==> flow/design.v <==
`timescale 1ns / 1ps
module delay_6 #(parameter P=23,DATA_LENGTH=8)(
    input clk,
    input [DATA_LENGTH-1:0] din,
    output [DATA_LENGTH-1:0] delayed_signal
    );
    reg [DATA_LENGTH-1:0] Q [0:P];
    genvar i;
    generate for (i=0 ; i < P ; i = i + 1)
    begin
        always @(posedge clk)
        begin
            Q[0] <= din;
            Q[i+1] <= Q[i];
        end 
    end
    endgenerate
    assign delayed_signal = Q[P];
endmodule
* Tool chain data of delay_6
Tool output for the design above, in the order of the flow. Line numbers count from 1 in the design file above. Operators carry their Yosys type and port widths (W data, S select, Z words). Library cell names are shortened. Not given: --
Inputs: design top delay_6, clock port clk, library sky130hd, library corner tt_025C_1v80

* After elaboration
Yosys after proc, flatten, opt, wreduce and memory -nomap, before mapping. Enables and synchronous resets that opt folds into registers are not counted as muxes. Print and check cells are not counted. Equal cells are merged and count once.
Word-level totals: input bits 9, elaborated cells 24, bits in registers 192

* Depth
Yosys ltp: most cells in a row. Word level: on the elaborated netlist, between registers, memories and ports. Mapped: between sequential cells and ports; inverters and the memories' decode and read muxes count.
Depth: word-level depth 0, ABC_AREA 0, mapped depth 0, depth with buffers taken out 0

* After synthesis
Source: synth_stat.txt of the flow (Yosys; design flattened, memories mapped). It holds for the ABC_AREA given above (unset counts as 0); a run with the other value may have another netlist.
Cells by type:
- dfxtp_1 | number 192, area in all 3.84E+03 µm²
Synthesis totals: flip-flop cells 192, mapped area 3843.7 µm², sequential area 3843.7 µm², mapped cells 192, buffers 0

* Timing after synthesis
Path of least setup slack by OpenSTA after synthesis, without wires, with an ideal clock, recovery checks aside; 20% of the period is set as input and as output delay. Where synthesis merged equal registers, the netlist keeps one of their names.
Timing post-synthesis: kind reg-to-output, start register Q[23][0], end output delayed_signal[0], path delay 0.331 ns, arrival 0.331 ns, clock period 0.438 ns, driving pins on the path 1, setup slack 0.020 ns, period reached after synthesis 0.418 ns
"path delay" is the arrival time less input delay plus setup time. At an output port there is no setup time. "driving pins on the path": output pins that drive a net of the path, with the launching flip-flop's if there is one; two outputs of one cell count as two. "period reached after synthesis" is the clock period less the worst setup slack; recovery checks do not enter. This is arithmetic on one report: input and output delays are still those of the set period (20% each).
On the way, post-synthesis: path through dfxtp_1, cells in the longest elaborated chain 0, elaborated cells between the ends (all ways) 0
RTL lines, path post-synthesis:
- start, declared | line 7 | reg [DATA_LENGTH-1:0] Q [0:P];
- start, assigned | line 14 | Q[i+1] <= Q[i];
- end, declared | line 5 | output [DATA_LENGTH-1:0] delayed_signal

* Path in the finished layout
From the final timing report of record 1: the path of least setup slack in the routed layout; clock arrival at registers is part of the times.
Timing after layout: kind reg-to-output, start register Q[23][6], end output delayed_signal[6], arrival 0.92 ns, setup slack -0.52 ns, driving pins on the path 2, clock period 0.51 ns
On the way, after layout: path through dfxtp_1 > buf_2, cells in the longest elaborated chain 0, elaborated cells between the ends (all ways) 0
RTL lines, path after layout:
- start, declared | line 7 | reg [DATA_LENGTH-1:0] Q [0:P];
- start, assigned | line 14 | Q[i+1] <= Q[i];
- end, declared | line 5 | output [DATA_LENGTH-1:0] delayed_signal

Data sheet: physical implementation of delay_6

Below are 2 stored runs of the flow (Yosys, OpenROAD; platform sky130hd) on delay_6, each with its settings and what was measured, unordered. Constraints: input delay and output delay 20% of the set period each, output load 0.01 pF.
"clock period achieved" means the clock period less the worst setup slack. The figure is calculated, with input and output delays left at 20% of the set period.
"total power of the final layout" is the tool's figure for a default switching activity; nothing was simulated.

[record 1] flow files
==> flow/run.sh <==
#!/bin/bash
# the make line also repeats the synthesis and layout settings of config.mk as NAME=value (left out here)
make -C /OpenROAD-flow-scripts/flow DESIGN_CONFIG=/design/flow/config.mk WORK_HOME=/design/flow/orfs CLKGATE_MAP_FILE= finish
==> flow/config.mk <==
export PLATFORM = sky130hd
export DESIGN_NAME = delay_6
export DESIGN_NICKNAME = delay_6
export VERILOG_FILES = /design/flow/design.v
export SDC_FILE = /design/flow/constraint.sdc
export NUM_CORES = 4
export LEC_CHECK = 0
export CAP_MARGIN = 20
export CORE_MARGIN = 2
export CORE_UTILIZATION = 40
export PLACE_DENSITY_LB_ADDON = 0.18
export SLEW_MARGIN = 20
==> flow/constraint.sdc <==
create_clock -name core_clock -period 0.51 [get_ports {clk}]
set_input_delay 0.1020 -clock core_clock [delete_from_list [all_inputs] [get_ports {clk}]]
set_output_delay 0.1020 -clock core_clock [all_outputs]
set_load 0.01 [all_outputs]

[record 1] result: total power of the final layout 0.028134 W; post-route utilization 0.505; standard-cell area after layout 4687.0 µm²; total die area 10409.1 µm²; clock period achieved 1.027 ns; setup slack of the worst path -0.517 ns; synthesized cell area 3843.7 µm²; worst hold slack 0.034 ns

[record 2] flow files
==> flow/run.sh <==
#!/bin/bash
# the make line also repeats the synthesis and layout settings of config.mk as NAME=value (left out here)
make -C /OpenROAD-flow-scripts/flow DESIGN_CONFIG=/design/flow/config.mk WORK_HOME=/design/flow/orfs CLKGATE_MAP_FILE= finish
==> flow/config.mk <==
export PLATFORM = sky130hd
export DESIGN_NAME = delay_6
export DESIGN_NICKNAME = delay_6
export VERILOG_FILES = /design/flow/design.v
export SDC_FILE = /design/flow/constraint.sdc
export NUM_CORES = 4
export LEC_CHECK = 0
export ABC_AREA = 0
export CAP_MARGIN = 0
export CELL_PAD_IN_SITES_GLOBAL_PLACEMENT = 2
export CORE_ASPECT_RATIO = 1.74
export CORE_MARGIN = 2
export CORE_UTILIZATION = 70
export MAX_ROUTING_LAYER = met4
export PLACE_DENSITY_LB_ADDON = 0.14
export SETUP_SLACK_MARGIN = 0.16
export SLEW_MARGIN = 40
==> flow/constraint.sdc <==
create_clock -name core_clock -period 0.574 [get_ports {clk}]
set_input_delay 0.1148 -clock core_clock [delete_from_list [all_inputs] [get_ports {clk}]]
set_output_delay 0.1148 -clock core_clock [all_outputs]
set_load 0.01 [all_outputs]

[record 2] result: incomplete, placement halted on DPL-0033
